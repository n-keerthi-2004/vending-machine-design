==> flow/design.v <==
module output_logic #(
    parameter CURRENCY_WIDTH = 7,
    parameter ITEM_ADDR_WIDTH = 10
)(
    input  wire                        clk,
    input  wire                        rstn,
    input  wire                        dispense_enable,
    input  wire [ITEM_ADDR_WIDTH-1:0]  item_selected,
    input  wire [CURRENCY_WIDTH-1:0]   total_currency,
    input  wire [15:0] item_price,
    input  wire [7:0]  avail_count,
    output reg                        dispense_valid,
    output reg  [ITEM_ADDR_WIDTH-1:0] item_dispensed,
    output reg  [CURRENCY_WIDTH-1:0]  currency_change
);
   always @(posedge clk or negedge rstn) begin
    if (!rstn) begin
        dispense_valid   <= 0;
        item_dispensed   <= 0;
        currency_change  <= 0;
    end else begin
        dispense_valid <= 0;
        if (dispense_enable) begin
            if (avail_count > 0 && total_currency >= item_price) begin
                dispense_valid  <= 1;
                item_dispensed  <= item_selected;
                currency_change <= total_currency - item_price;
            end else begin
                dispense_valid  <= 0;
                item_dispensed  <= 0;
                currency_change <= total_currency;
            end
        end else begin
            item_dispensed <= 0;
        end
    end
end
endmodule
Reports on output_logic

What the tools print for output_logic, step after step.
Line numbers count from 1 in the design file above.
Cell names lack the library's common part.
The mark - stands for no value.

Top module: output_logic
Clock port: clk
Standard-cell library: sky130hd
Corner: tt_025C_1v80

Word-level counts

Source: Yosys, flattened and elaborated, memories not mapped. Widths are those after wreduce; folded enables and synchronous resets count as part of the registers. Registers that Yosys merges into a memory's read port (data or address) are not register bits. Print and check cells do not count. Equal cells are merged and count once.

Input port bits: 44
Elaborated cells: 12
Flip-flop bits (word level): 18
Output and inout port bits: 18

Add/sub/neg operators: 1
Multiplexer cells: 5
Reduce/logical cells: 1
Magnitude comparators: 2

Operator list:

| operator                                                                         | count |
| 10-bit two-way mux                                                               | 2 |
| 7-bit by 16-bit >= comparator with 1-bit output                                  | 1 |
| 8-bit by 1-bit greater-than comparator with 1-bit output (second input constant) | 1 |
| 7-bit subtractor                                                                 | 1 |
| 7-bit two-way mux                                                                | 1 |
| 1-bit two-way mux                                                                | 2 |
| 1-bit logical AND                                                                | 1 |

Longest topological paths

Depth = most cells in a row (Yosys ltp): at word level without a register or memory, in the mapped netlist without a sequential cell, where the memories' decode and read muxes count.

Depth in word-level cells: 4
ABC_AREA: 1
Depth in mapped cells: 12
Mapped depth without buffers: 12

Mapped cells and area

The flow's flattened synthesis, as Yosys stat reports it; memories are mapped. The netlist is that of the ABC_AREA named above (0 if unset); the other value can give another one.
The area totals of this step are shown rounded.

Cells by type:

| cell     | count | total area (µm²) |
| dfrtp_1  | 18    | 450.432 |
| nand2_1  | 43    | 161.405 |
| inv_1    | 34    | 127.622 |
| nor2_4   | 10    | 112.608 |
| ha_1     | 7     | 87.584 |
| nand3_1  | 17    | 85.082 |
| nor2_1   | 13    | 48.797 |
| nand2_2  | 4     | 25.024 |
| fa_1     | 1     | 20.019 |
| nand4_1  | 3     | 18.768 |
| nand3_4  | 1     | 17.517 |
| xor2_1   | 2     | 17.517 |
| buf_8    | 1     | 15.014 |
| nor2_2   | 2     | 12.512 |
| nand2_4  | 1     | 11.261 |
| nor3_2   | 1     | 10.01 |
| a22oi_1  | 1     | 7.507 |
| nand3b_1 | 1     | 7.507 |

Other cell types: 5; their cells: 5.

Mapped flip-flops: 18
Mapped cells: 165
Buffer cells: 2
Sequential area: 0.0004504 mm²
Cell area after synthesis: 0.001259 mm²

Path before layout

Path of least setup slack by OpenSTA after synthesis, without wires, with an ideal clock, recovery checks aside; 20% of the period is set as input and as output delay. Where synthesis merged equal registers, the netlist keeps one of their names.

Kind: in2reg
From: in total_currency[0]
To: reg item_dispensed[0]
Launch time at the first pin: 652 ps
Clock period: 3,260 ps
External input delay: 652 ps
Stages: 11
Path buffers: 1
Arrival: 2,019 ps
Setup time: 68 ps
Delay of the path: 1,435 ps
Setup slack: 1,173 ps
Required time: 3,192 ps
Synthesis period reached: 2,087 ps

"delay of the path" is the arrival time less input delay plus setup time.
"stages": output pins that drive a net of the path, with the launching flip-flop's if there is one; two outputs of one cell count as two.
"synthesis period reached" = period - worst setup slack (recovery checks aside). The figure is calculated, with input and output delays left at 20% of the set period.
The rows between start and end are the longest chain of elaborated cells between them; the timing report does not say that the signal goes this way. Where chains are equally long, one stands for them.
A line is the first line of the expression or statement that the cell stems from. Yosys adds cells for indexed reads and writes and turns some case tables into memories.
A register here has more assigning lines than the two given.

Cells stage by stage: inv_1 ha_1 fa_1 nor2_2 nor2_2 nand2_2 nand2_2 nand2_4 nand3_4 buf_8 nor2_4
Length of the longest elaborated chain: 4
Elaborated cells on any way between the ends: 4
Source lines of those cells: 2
Those cells by class: compare: 1; mux: 2; reduce/logical: 1

RTL lines, path after synthesis:

| element                                         | line | text |
| start: declaration                              | 9    | `input  wire [CURRENCY_WIDTH-1:0]   total_currency,` |
| 7-bit by 16-bit >= comparator with 1-bit output | 24   | `if (avail_count > 0 && total_currency >= item_price) begin` |
| 1-bit logical AND                               | 24   |  |
| 10-bit two-way mux                              | 24   |  |
| 10-bit two-way mux                              | 23   | `if (dispense_enable) begin` |
| end: assignment                                 | 19   | `item_dispensed   <= 0;` |
| end: assignment                                 | 26   | `item_dispensed  <= item_selected;` |
| end: declaration                                | 13   | `output reg  [ITEM_ADDR_WIDTH-1:0] item_dispensed,` |

Worst path after layout

From the final timing report of flow run 1: the path of least setup slack in the routed layout; clock arrival at registers is part of the times.
The path's times are printed in steps of 10 ps; the period is the one set.

Kind: in2reg
From: in total_currency[0]
To: reg currency_change[1]
Stages: 13
Clock period: 3,260 ps
Setup time: 60 ps
External input delay: 650 ps
Required time: 3,500 ps
Setup slack: 750 ps
Arrival: 2,750 ps
Launch time at the first pin: 650 ps
Path buffers: 1

The rows between start and end are the longest chain of elaborated cells between them; the timing report does not say that the signal goes this way. Where chains are equally long, one stands for them.
A register here has more assigning lines than the two given.

Cells stage by stage: clkdlybuf4s50_1 inv_1 ha_1 fa_1 nor2_2 nor2_2 nand2_2 nand2_2 nand2_4 nand2_2 nand2_1 nand3_1 nand2_1
Length of the longest elaborated chain: 3
Elaborated cells on any way between the ends: 4
Source lines of those cells: 2
Those cells by class: add/sub: 1; compare: 1; mux: 1; reduce/logical: 1

RTL lines, path post-layout:

| element                                         | line | text |
| start: declaration                              | 9    | `input  wire [CURRENCY_WIDTH-1:0]   total_currency,` |
| 7-bit by 16-bit >= comparator with 1-bit output | 24   | `if (avail_count > 0 && total_currency >= item_price) begin` |
| 1-bit logical AND                               | 24   |  |
| 7-bit two-way mux                               | 24   |  |
| end: assignment                                 | 27   | `currency_change <= total_currency - item_price;` |
| end: assignment                                 | 31   | `currency_change <= total_currency;` |
| end: declaration                                | 14   | `output reg  [CURRENCY_WIDTH-1:0]  currency_change` |

# Flow runs of output_logic

Measured results for output_logic: 2 stored runs of the Yosys and OpenROAD flow on sky130hd. The settings differ; the order carries no meaning. The constraints put input and output delay at 20% of the set period each and load the outputs with 0.01 pF.
"clock period reached" means the clock period less the worst setup slack. The figure is calculated, with input and output delays left at 20% of the set period.
"time of the worst setup path" means the part of the period allowed to the worst setup path (the constraints hold back 20% at inputs and 20% at outputs) less its slack; where the path has registers, the arrival times of their clocks count too.
"total power after layout" is the tool's figure for a default switching activity; nothing was simulated.
"time of the worst setup path" is given in steps of 10 ps.
Values from the reports are rounded here.
Among the settings, -- means not set for that run.

| setting or result                     | flow run 1 | flow run 2 |
| period_ns                             | 3.26       | 2.56       |
| CORE_UTILIZATION                      | 56         | 24         |
| SETUP_SLACK_MARGIN                    | -0.29      | --         |
| PLACE_DENSITY_LB_ADDON                | 0.01       | --         |
| CORE_ASPECT_RATIO                     | 1.5        | --         |
| CORE_MARGIN                           | 9          | 2          |
| TNS_END_PERCENT                       | 75         | --         |
| ABC_AREA                              | 1          | --         |
| GPL_TIMING_DRIVEN                     | 0          | --         |
| MIN_ROUTING_LAYER                     | met2       | --         |
| MAX_ROUTING_LAYER                     | met5       | --         |
| CAP_MARGIN                            | 20         | 20         |
| SLEW_MARGIN                           | 20         | 20         |
| overall die area (mm²)                | 0.004314   | 0.005008   |
| time of the worst setup path (ps)     | 1,850      | 1,940      |
| critical path kind                    | in2reg     | in2reg     |
| standard-cell area after layout (mm²) | 0.001912   | 0.001991   |
| post-layout utilization (%)           | 92.0       | 46.0       |
| final worst hold slack (ps)           | 513        | 522        |
| total power after layout (mW)         | 0.5287     | 0.7458     |
| clock period reached (ps)             | 2,507      | 2,452      |
| setup slack of the critical path (ps) | 753        | 108        |
| post-synthesis cell area (mm²)        | 0.001259   | 0.00107    |
| post-route setup TNS (ps)             | 0          | 0          |
